==> flow/design.v <==
`timescale 1ns / 1ps
module FIR_filter(input Clk,input [15:0] X_input,output reg [15:0] Y_output);
    reg  [15:0] COE [18:0];   
    wire [15:0] Add_res;
    wire [15:0] Mul_res [18:0];
	 initial begin 	 
	 COE[0] = 26;
	 COE[1] = 270;
	 COE[2] = 963;
	 COE[3] = 2424;
	 COE[4] = 4869;
	 COE[5] = 8259;
	 COE[6] = 12194;
	 COE[7] = 15948;
	 COE[8] = 18666;
	 COE[9] = 19660;
	 COE[10] = 18666;
	 COE[11] = 15948;
	 COE[12] = 12194;
	 COE[13] = 8259;
	 COE[14] = 4869;
	 COE[15] = 2424;
	 COE[16] = 963;
	 COE[17] = 270;
	 COE[18] = 26;
	 end 
	 assign Mul_res[0] = X_input * COE[0];
	 assign Mul_res[1] = X_input * COE[1];
	 assign Mul_res[2] = X_input * COE[2];
	 assign Mul_res[3] = X_input * COE[3];
	 assign Mul_res[4] = X_input * COE[4];
	 assign Mul_res[5] = X_input * COE[5];
	 assign Mul_res[6] = X_input * COE[6];
	 assign Mul_res[7] = X_input * COE[7];
	 assign Mul_res[8] = X_input * COE[8];
	 assign Mul_res[9] = X_input * COE[9];
	 assign Mul_res[10] = X_input * COE[10];
	 assign Mul_res[11] = X_input * COE[11];
	 assign Mul_res[12] = X_input * COE[12];
	 assign Mul_res[13] = X_input * COE[13]; 
	 assign Mul_res[14] = X_input * COE[14]; 
	 assign Mul_res[15] = X_input * COE[15]; 
	 assign Mul_res[16] = X_input * COE[16]; 
	 assign Mul_res[17] = X_input * COE[17]; 
	 assign Mul_res[18] = X_input * COE[18];
	 assign Add_res = Mul_res[0]+Mul_res[1]+Mul_res[2]+Mul_res[3]+
	Mul_res[4]+Mul_res[5]+Mul_res[6]+Mul_res[7]+
	Mul_res[8]+Mul_res[9]+Mul_res[10]+Mul_res[11]+Mul_res[12]+Mul_res[13]+
	Mul_res[14]+Mul_res[15]+Mul_res[16]+Mul_res[17]+Mul_res[18];
    always@ (posedge Clk)
        Y_output <= Add_res;
initial $monitor("%b\n",Y_output);
endmodule
* Reports on FIR_filter
The steps from the RTL of FIR_filter to its reports follow in flow order. Lines are those of the file above, counted from 1. Operators: Yosys type, input widths -> output width; for muxes data width and select width s. Library cell names are shortened. Not given: -
Design: top module FIR_filter, clock Clk, standard-cell library sky130hd, timing corner tt_025C_1v80

* Elaborated design
Counts by Yosys on the flattened word-level netlist (proc, flatten, opt, wreduce; memories kept). Register bits leave out memories and registers merged into their read ports (data or address); mux counts leave out enables and synchronous resets folded into registers. Print and check cells are left out. Cells with the same type and inputs are merged into one. Memory sizes are those after Yosys's memory passes, which may raise the word count (mostly to a power of two), join words into wider ones and drop unused or constant bits.
Bit counts: register bits after elaboration 16, memory bits (read-only) 480, memories kept 1, input port bits 17, output and inout port bits 16, word-level cells 39
Cells by class: add/subtract/negate cells 18, multipliers 19
Memories:
- COE | depth 32, width 15, line 3 | reg  [15:0] COE [18:0];
Operators by type and width (count):
- $mul 16x16->16 | 19
- $add 16x16->16 | 18

* Logic depth
Depth = most cells in a row (Yosys ltp): at word level without a register or memory, in the mapped netlist without a sequential cell, where the memories' decode and read muxes count.
Logic depth: depth after elaboration 19, ABC_AREA 0, depth in mapped cells 32, mapped depth without buffers 32

* Mapped cells and area
The flow's flattened synthesis, as Yosys stat reports it; memories are mapped. The netlist is that of the ABC_AREA named above (0 if unset); the other value can give another one. Totals and module areas in this step are rounded.
Synthesis totals: standard cells after synthesis 2465, cell area after synthesis 26450 µm², area of sequential cells 300.3 µm², mapped flip-flops 15, buffers 4
Cell types:
- fa_1 | count 682, area in all 1.37E+04 µm²
- ha_1 | count 532, area in all 6.66E+03 µm²
- inv_1 | count 979, area in all 3.67E+03 µm²
- xnor2_1 | count 183, area in all 1.6E+03 µm²
- dfxtp_1 | count 15, area in all 300.288 µm²
- xor2_1 | count 28, area in all 245.235 µm²
- o21bai_1 | count 6, area in all 45.043 µm²
- a21oi_1 | count 7, area in all 35.034 µm²
- xnor2_2 | count 2, area in all 32.531 µm²
- a21o_1 | count 3, area in all 22.522 µm²
- xnor3_1 | count 1, area in all 22.522 µm²
- xor2_2 | count 1, area in all 16.266 µm²
- a211oi_1 | count 2, area in all 15.014 µm²
- nand2_1 | count 4, area in all 15.014 µm²
- and2_1 | count 2, area in all 12.512 µm²
- nor2b_1 | count 2, area in all 12.512 µm²
- or3_1 | count 2, area in all 12.512 µm²
- nor2_1 | count 3, area in all 11.261 µm²
Not listed: further types 9, cells in them 11.

* Worst setup path after synthesis
Path of least setup slack by OpenSTA after synthesis, without wires, with an ideal clock, recovery checks aside; 20% of the period is set as input and as output delay. Where synthesis merged equal registers, the netlist keeps one of their names.
Timing path post-synthesis: kind input to register, from in X_input[0], to reg Y_output[15], clock period 12.6 ns, input delay 2.520 ns, library setup time 0.121 ns, time at the first pin 2.520 ns, data arrival time 10.701 ns, data required time 12.479 ns, setup slack 1.778 ns, delay of the path 8.302 ns, stages on the path 29, path buffers 0, period reached after synthesis 10.822 ns
"delay of the path" = arrival - input delay + setup time. "stages on the path" counts driving pins, that of a launching flip-flop among them; a cell with two outputs on the path counts twice. "period reached after synthesis" = period - worst setup slack (recovery checks aside). The figure is calculated, with input and output delays left at 20% of the set period. Between the ends stands the longest chain of elaborated cells between them, by number of cells; it is not shown to be the way that was timed. Of several equally long chains one is given. A line is the first line of the expression or statement that the cell stems from. Yosys adds cells for indexed reads and writes and turns some case tables into memories.
On the way, post-synthesis: cells stage by stage inv_1 ha_1 inv_1 ha_1 fa_1 inv_1 fa_1 inv_1 fa_1 inv_1 fa_1 fa_1 fa_1 inv_1 fa_1 fa_1 fa_1 inv_1 fa_1 fa_1 xor2_1 xnor2_1 xnor2_1 xnor2_1 xnor2_1 xnor2_1 xnor2_1 xnor2_1 xnor2_1, cells in the longest elaborated chain 19, elaborated cells on any way between the ends 37, RTL lines with such cells 20, classes of those cells add/sub: 18; mul: 19
Ends and longest elaborated chain, post-synthesis:
- from (decl) | line 2 | module FIR_filter(input Clk,input [15:0] X_input,output reg [15:0] Y_output);
- $mul 16x16->16 | line 27 | assign Mul_res[0] = X_input * COE[0];
- $add 16x16->16 x18 | line 46 | assign Add_res = Mul_res[0]+Mul_res[1]+Mul_res[2]+Mul_res[3]+
- to (assign) | line 51 | Y_output <= Add_res;
- to (decl) | line 2

* Path in the finished layout
From the final timing report of stored run 1: the path of least setup slack in the routed layout; clock arrival at registers is part of the times.
Timing path post-layout: kind input to register, from in X_input[2], to reg Y_output[15], clock period 8.03 ns, input delay 1.61 ns, library setup time 0.11 ns, time at the first pin 1.61 ns, data arrival time 10.12 ns, data required time 8.20 ns, setup slack -1.92 ns, stages on the path 31, path buffers 2
Between the ends stands the longest chain of elaborated cells between them, by number of cells; it is not shown to be the way that was timed. Of several equally long chains one is given.
On the way, post-layout: cells stage by stage buf_12 buf_6 fa_2 inv_2 fa_2 inv_2 fa_1 inv_1 fa_1 fa_1 inv_2 fa_1 fa_1 inv_2 fa_1 inv_2 fa_2 fa_1 inv_1 fa_2 fa_1 fa_2 xor2_1 xnor2_1 xnor2_1 xnor2_1 xnor2_1 xnor2_1 xnor2_1 xnor2_2 xnor2_1, cells in the longest elaborated chain 19, elaborated cells on any way between the ends 37, RTL lines with such cells 20, classes of those cells add/sub: 18; mul: 19
Ends and longest elaborated chain, post-layout:
- from (decl) | line 2 | module FIR_filter(input Clk,input [15:0] X_input,output reg [15:0] Y_output);
- $mul 16x16->16 | line 27 | assign Mul_res[0] = X_input * COE[0];
- $add 16x16->16 x18 | line 46 | assign Add_res = Mul_res[0]+Mul_res[1]+Mul_res[2]+Mul_res[3]+
- to (assign) | line 51 | Y_output <= Add_res;
- to (decl) | line 2

Stored flow runs of FIR_filter (2 of them; Yosys, OpenROAD, sky130hd). They differ in their settings and are not a sequence. Constraints: input delay and output delay 20% of the set period each, output load 0.01 pF.
"reached clock period": clock period set for the run, less the worst setup slack. It is reckoned from that one timing run; input and output delays stay at 20% of the period that was set.
"worst path time" is the time allowed to the run's worst setup path (the clock period less input and output delay, where it has them) less its slack. Clock arrival times count: a late capture clock shortens it, a late launch clock lengthens it.
Measured values are rounded.

[stored run 1] flow files
==> flow/run.sh <==
#!/bin/bash
# the make line also repeats the synthesis and layout settings of config.mk as NAME=value (left out here)
make -C /OpenROAD-flow-scripts/flow DESIGN_CONFIG=/design/flow/config.mk WORK_HOME=/design/flow/orfs CLKGATE_MAP_FILE= finish
==> flow/config.mk <==
export PLATFORM = sky130hd
export DESIGN_NAME = FIR_filter
export DESIGN_NICKNAME = FIR_filter
export VERILOG_FILES = /design/flow/design.v
export SDC_FILE = /design/flow/constraint.sdc
export NUM_CORES = 4
export LEC_CHECK = 0
export CAP_MARGIN = 20
export CELL_PAD_IN_SITES_DETAIL_PLACEMENT = 2
export CELL_PAD_IN_SITES_GLOBAL_PLACEMENT = 1
export CORE_MARGIN = 2
export CORE_UTILIZATION = 22
export CTS_CLUSTER_DIAMETER = 170
export CTS_CLUSTER_SIZE = 73
export HOLD_SLACK_MARGIN = 0.14
export PLACE_DENSITY_LB_ADDON = 0.28
export SETUP_SLACK_MARGIN = -0.14
export SLEW_MARGIN = 30
==> flow/constraint.sdc <==
create_clock -name core_clock -period 8.03 [get_ports {Clk}]
set_input_delay 1.6060 -clock core_clock [delete_from_list [all_inputs] [get_ports {Clk}]]
set_output_delay 1.6060 -clock core_clock [all_outputs]
set_load 0.01 [all_outputs]

[stored run 1] result: worst setup slack after layout -1.919 ns; die size 123000 µm²; worst path time 8.34 ns; class of the worst setup path input to register; sum of negative setup slack -13.08 ns; reached clock period 9.949 ns; worst hold slack in the final report 2.052 ns; Yosys chip area after synthesis 26450 µm²; standard-cell area of the final layout 33000 µm²; post-layout utilization 27.6%

[stored run 2] flow files
==> flow/run.sh <==
#!/bin/bash
# the make line also repeats the synthesis and layout settings of config.mk as NAME=value (left out here)
make -C /OpenROAD-flow-scripts/flow DESIGN_CONFIG=/design/flow/config.mk WORK_HOME=/design/flow/orfs CLKGATE_MAP_FILE= finish
==> flow/config.mk <==
export PLATFORM = sky130hd
export DESIGN_NAME = FIR_filter
export DESIGN_NICKNAME = FIR_filter
export VERILOG_FILES = /design/flow/design.v
export SDC_FILE = /design/flow/constraint.sdc
export NUM_CORES = 4
export LEC_CHECK = 0
export CAP_MARGIN = 20
export CELL_PAD_IN_SITES_GLOBAL_PLACEMENT = 0
export CORE_ASPECT_RATIO = 0.62
export CORE_MARGIN = 2
export CORE_UTILIZATION = 28
export GPL_ROUTABILITY_DRIVEN = 0
export GPL_TIMING_DRIVEN = 0
export MAX_ROUTING_LAYER = met4
export MIN_ROUTING_LAYER = met1
export PLACE_DENSITY = 0.59
export SLEW_MARGIN = 20
export TNS_END_PERCENT = 40
==> flow/constraint.sdc <==
create_clock -name core_clock -period 15.1 [get_ports {Clk}]
set_input_delay 3.0200 -clock core_clock [delete_from_list [all_inputs] [get_ports {Clk}]]
set_output_delay 3.0200 -clock core_clock [all_outputs]
set_load 0.01 [all_outputs]

[stored run 2] result: worst setup slack after layout 0.456 ns; die size 97010 µm²; worst path time 11.62 ns; class of the worst setup path input to register; sum of negative setup slack 0.000 ns; reached clock period 14.644 ns; worst hold slack in the final report 3.377 ns; Yosys chip area after synthesis 26450 µm²; standard-cell area of the final layout 28590 µm²; post-layout utilization 30.7%
